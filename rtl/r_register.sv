==> flow/design.v <==
module router_reg(clock, resetn, pkt_valid, data_in, fifo_full,
		  detect_add, ld_state, laf_state,full_state, lfd_state, rst_int_reg,
		  err, parity_done, low_packet_valid, dout);
    input clock, resetn, pkt_valid, fifo_full, detect_add,
        ld_state, laf_state,full_state, lfd_state, rst_int_reg;
    input [7:0] data_in;
    output reg err, parity_done, low_packet_valid;
    output reg [7:0] dout;
    reg [7:0] header_reg, full_reg, parity_reg, packet_parity;
    always@(posedge clock)    
    begin
        if(~resetn)
            begin
            parity_done<= 1'd0;
            end
        else
            begin
            if((ld_state && ~fifo_full && ~pkt_valid) || (laf_state && low_packet_valid && ~parity_done))
            parity_done<=1'd1;
                else if(detect_add)
            parity_done<= 1'd0;
            end
    end
    always@(posedge clock)
    begin
        if(~resetn)
            low_packet_valid<= 1'd0;
        else if(~pkt_valid && ld_state)
            low_packet_valid<= 1'd1;
        else if(rst_int_reg)
            low_packet_valid<= 1'd0;
    end
    always@(posedge clock)
    begin
        if(~resetn)
            begin
            dout<= 0;
            header_reg<= 8'd0;
            full_reg<= 8'd0;
            end
        else if(detect_add && pkt_valid)
            header_reg<= data_in;
        else if(lfd_state)
            dout<= header_reg;
        else if(ld_state && (~fifo_full))
            dout<= data_in;
        else if(ld_state && fifo_full)
            full_reg<= data_in;
        else if(laf_state)
            dout<= full_reg;
    end
    always@(posedge clock)
    begin
        if(~resetn)
            parity_reg<= 8'd0;
        else if(detect_add)
        parity_reg<=0;
        else if(lfd_state && pkt_valid)
            parity_reg<= parity_reg ^ header_reg;
        else if(full_state==0 && ld_state && pkt_valid)
            parity_reg<= parity_reg ^ data_in; 
    end
    always@(posedge clock)
    begin
        if(~resetn)
            err<=1'd0;
        else
            if(parity_done)
            begin
                if(packet_parity == parity_reg)
                err<= 1'd0;
                else 
                err<= 1'd1;
            end
            else 
            err<=1'd0;
    end
    always@(posedge clock)
    begin
        if(~resetn)
            packet_parity<= 8'd0;
        else if(detect_add)
        packet_parity<=0;
        else if((~fifo_full && ~pkt_valid) || (~parity_done && low_packet_valid))
            packet_parity<= data_in;
    end
endmodule
### Step by step through the tools: router_reg

What the tools print for router_reg, step after step.
Lines are those of the file above, counted from 1.
Operators carry their Yosys type and port widths (W data, S select, Z words).
Library cell names are shortened.
Not given: n/a

* design top: router_reg
* clock: clock
* standard-cell library: sky130hd
* library corner: tt_025C_1v80

### Word-level counts

Yosys after proc, flatten, opt, wreduce and memory -nomap, before mapping. Memory bits, and registers merged into a memory's read port (data or address), are not among the register bits. Print and check cells are not counted. Equal cells are merged and count once.

* magnitude comparators: 0
* bitwise logic cells: 10
* shift-type cells: 0
* multiplexer cells: 11
* divide/modulo/power cells: 0
* add/sub/neg operators: 0
* reductions and logical operators: 22
* equality and inequality tests: 2
* multiply operators: 0

Operators with widths (number)
* $mux W8: 6
* $xor A8 B8 Y8: 2
* $logic_and A1 B1 Y1: 12
* $not A1 Y1: 8
* $eq A8 B8 Y1: 1
* $reduce_bool A2 Y1: 3
* $mux W1: 5
* $reduce_and A4 Y1: 1
* $ne A3 B3 Y1 const B: 1
* $reduce_and A3 Y1: 1
* $reduce_bool A3 Y1: 1
* $logic_or A1 B1 Y1: 2
* $reduce_and A2 Y1: 1
* $reduce_or A2 Y1: 1

* bits in writable memories: 0
* ROM bits: 0
* elaborated cells: 53
* bits in latches: 0
* word width x clocked read ports: 0
* register bits after elaboration: 43
* memory cells: 0
* input bits: 18
* output and inout port bits: 11

### Longest topological paths

Longest topological path by Yosys (ltp), each cell counted once; first at word level (registers and memories cut), then after technology mapping (sequential cells cut; the memories' decode and read muxes count).

* word-level depth: 5
* ABC_AREA: 1
* gate-level depth with buffers: 8
* mapped depth without buffers: 7

### After synthesis

Source: synth_stat.txt of the flow (Yosys; design flattened, memories mapped). It holds for the ABC_AREA given above (unset counts as 0); a run with the other value may have another netlist.
Totals and module areas in this step are rounded.

* buffer cells: 13
* flip-flop cells: 43
* mapped area: 2200 sq um
* sequential area: 860 sq um
* cell count: 344

Cell types
* dfxtp_1: number 43, area in all 860.826 sq um
* nand2_1: number 99, area in all 371.606 sq um
* inv_1: number 54, area in all 202.694 sq um
* a21oi_1: number 33, area in all 165.158 sq um
* nor2_1: number 39, area in all 146.39 sq um
* o21ai_0: number 27, area in all 135.13 sq um
* nand3_1: number 11, area in all 55.053 sq um
* nand4_1: number 8, area in all 50.048 sq um
* buf_6: number 4, area in all 45.043 sq um
* nand3_4: number 2, area in all 35.034 sq um
* nand2_4: number 3, area in all 33.782 sq um
* buf_4: number 3, area in all 22.522 sq um
* nand4_4: number 1, area in all 21.27 sq um
* buf_2: number 4, area in all 20.019 sq um
* o21ai_4: number 1, area in all 16.266 sq um
* o21ai_1: number 3, area in all 15.014 sq um
* nand2_2: number 2, area in all 12.512 sq um
* nor2_4: number 1, area in all 11.261 sq um

Not listed: further types 4, cells in them 6.

### Timing after synthesis

Path of least setup slack by OpenSTA after synthesis, without wires, with an ideal clock, recovery checks aside; 20% of the period is set as input and as output delay. Where synthesis merged equal registers, the netlist keeps one of their names.

* kind: input -> register
* from: input pkt_valid
* to: register full_reg[5]
* setup time: 0.119 ns
* time at the first pin: 0.260 ns
* data required time: 1.181 ns
* delay of the path: 0.848 ns
* arrival: 0.989 ns
* period: 1.3 ns
* slack: 0.192 ns
* driving pins on the path: 6
* buffers on the path: 2
* input delay: 0.260 ns
* synthesis period reached: 1.108 ns

"delay of the path" = arrival - input delay + setup time.
"driving pins on the path" counts driving pins, that of a launching flip-flop among them; a cell with two outputs on the path counts twice.
"synthesis period reached" is the clock period less the worst setup slack; recovery checks do not enter. This is arithmetic on one report: input and output delays are still those of the set period (20% each).
Between the ends stands the longest chain of elaborated cells between them, by number of cells; it is not shown to be the way that was timed. Of several equally long chains one is given.
A line is the first line of the expression or statement that the cell stems from. Yosys adds cells for indexed reads and writes and turns some case tables into memories.

* cell sequence: buf_4 > nand2_2 > nand4_4 > buf_6 > o21ai_0 > a21oi_1
* length of the longest elaborated chain: 3
* elaborated cells on any way between the ends: 3
* RTL lines with such cells: 1
* those cells by class: logic (1); reduce/logical (2)

Ends and longest elaborated chain, after synthesis
* start: declaration: line 4 `input clock, resetn, pkt_valid, fifo_full, detect_add,`
* $logic_and A1 B1 Y1: line 41 `else if(detect_add && pkt_valid)`
* $not A1 Y1
* $reduce_and A4 Y1
* end: assignment: line 39 `full_reg<= 8'd0;`
* end: assignment: line 48 `full_reg<= data_in;`
* end: declaration: line 9 `reg [7:0] header_reg, full_reg, parity_reg, packet_parity;`

### Worst path after layout

From the final timing report of entry A: the path of least setup slack in the routed layout; clock arrival at registers is part of the times.

* kind: input -> register
* from: input fifo_full
* to: register dout[5]
* setup time: 0.10 ns
* time at the first pin: 0.20 ns
* arrival: 1.17 ns
* buffers on the path: 3
* period: 0.999 ns
* driving pins on the path: 9
* data required time: 1.19 ns
* input delay: 0.20 ns
* slack: 0.02 ns

Between the ends stands the longest chain of elaborated cells between them, by number of cells; it is not shown to be the way that was timed. Of several equally long chains one is given.
A register here has more assigning lines than the two given.

* cell sequence: dlygate4sd2_1 > buf_6 > nor2_2 > buf_4 > nand2_1 > nand2_1 > nor2_1 > nor2_1 > nor2_1
* length of the longest elaborated chain: 4
* elaborated cells on any way between the ends: 9
* those cells by class: eq/ne (1); mux (3); logic (1); reduce/logical (4)

Ends and longest elaborated chain, post-layout
* start: declaration: line 4 `input clock, resetn, pkt_valid, fifo_full, detect_add,`
* $logic_and A1 B1 Y1: line 47 `else if(ld_state && fifo_full)`
* $mux W8: line 47
* $mux W8: line 45 `else if(ld_state && (~fifo_full))`
* $mux W8: line 43 `else if(lfd_state)`
* end: assignment: line 44 `dout<= header_reg;`
* end: assignment: line 46 `dout<= data_in;`
* end: declaration: line 8 `output reg [7:0] dout;`

Hand-over note for router_reg

router_reg through Yosys and OpenROAD on sky130hd: 2 stored runs, unordered, with their settings and measured results. The constraints put input and output delay at 20% of the set period each and load the outputs with 0.01 pF.
"clock period achieved" = clock period - worst setup slack. The figure is calculated, with input and output delays left at 20% of the set period.
"critical path time" is the time allowed to the run's worst setup path (the clock period less input and output delay, where it has them) less its slack. Clock arrival times count: a late capture clock shortens it, a late launch clock lengthens it.
"total design power": no workload was simulated; the value follows from the tool's default switching activity.
The results are shown rounded.

### Entry A

==> flow/run.sh <==
#!/bin/bash
# the make line also repeats the synthesis and layout settings of config.mk as NAME=value (left out here)
make -C /OpenROAD-flow-scripts/flow DESIGN_CONFIG=/design/flow/config.mk WORK_HOME=/design/flow/orfs CLKGATE_MAP_FILE= finish
==> flow/config.mk <==
export PLATFORM = sky130hd
export DESIGN_NAME = router_reg
export DESIGN_NICKNAME = router_reg
export VERILOG_FILES = /design/flow/design.v
export SDC_FILE = /design/flow/constraint.sdc
export NUM_CORES = 4
export LEC_CHECK = 0
export ABC_AREA = 1
export CAP_MARGIN = 20
export CORE_MARGIN = 2
export CORE_UTILIZATION = 47
export CTS_CLUSTER_SIZE = 35
export MAX_ROUTING_LAYER = met4
export SETUP_SLACK_MARGIN = -0.05
export SLEW_MARGIN = 20
==> flow/constraint.sdc <==
create_clock -name core_clock -period 0.999 [get_ports {clock}]
set_input_delay 0.1998 -clock core_clock [delete_from_list [all_inputs] [get_ports {clock}]]
set_output_delay 0.1998 -clock core_clock [all_outputs]
set_load 0.01 [all_outputs]

Results of entry A:
- Worst hold slack in the final report: 0.34 ns
- Worst slack on setup checks: 0.017 ns
- Post-layout utilization: 65%
- Total die area: 5400 sq um
- Clock period achieved: 0.982 ns
- Area of the synthesized netlist: 2200 sq um
- Critical path time: 0.78 ns
- Critical path type: input -> register
- Total design power: 3.8 mW
- Total negative slack: 0.000 ns

### Entry B

==> flow/run.sh <==
#!/bin/bash
# the make line also repeats the synthesis and layout settings of config.mk as NAME=value (left out here)
make -C /OpenROAD-flow-scripts/flow DESIGN_CONFIG=/design/flow/config.mk WORK_HOME=/design/flow/orfs CLKGATE_MAP_FILE= finish
==> flow/config.mk <==
export PLATFORM = sky130hd
export DESIGN_NAME = router_reg
export DESIGN_NICKNAME = router_reg
export VERILOG_FILES = /design/flow/design.v
export SDC_FILE = /design/flow/constraint.sdc
export NUM_CORES = 4
export LEC_CHECK = 0
export CAP_MARGIN = 20
export CORE_ASPECT_RATIO = 1.36
export CORE_MARGIN = 10
export CORE_UTILIZATION = 33
export CTS_CLUSTER_DIAMETER = 380
export CTS_CLUSTER_SIZE = 40
export GPL_TIMING_DRIVEN = 0
export HOLD_SLACK_MARGIN = -0.0
export MIN_ROUTING_LAYER = met1
export PLACE_DENSITY_LB_ADDON = 0.27
export SLEW_MARGIN = 0
==> flow/constraint.sdc <==
create_clock -name core_clock -period 1.02 [get_ports {clock}]
set_input_delay 0.2040 -clock core_clock [delete_from_list [all_inputs] [get_ports {clock}]]
set_output_delay 0.2040 -clock core_clock [all_outputs]
set_load 0.01 [all_outputs]

Results of entry B:
- Worst hold slack in the final report: 0.20 ns
- Worst slack on setup checks: -0.026 ns
- Post-layout utilization: 44%
- Total die area: 11000 sq um
- Clock period achieved: 1.046 ns
- Area of the synthesized netlist: 2300 sq um
- Critical path time: 1.05 ns
- Critical path type: register -> register
- Total design power: 3.9 mW
- Total negative slack: -0.026 ns

End of note.
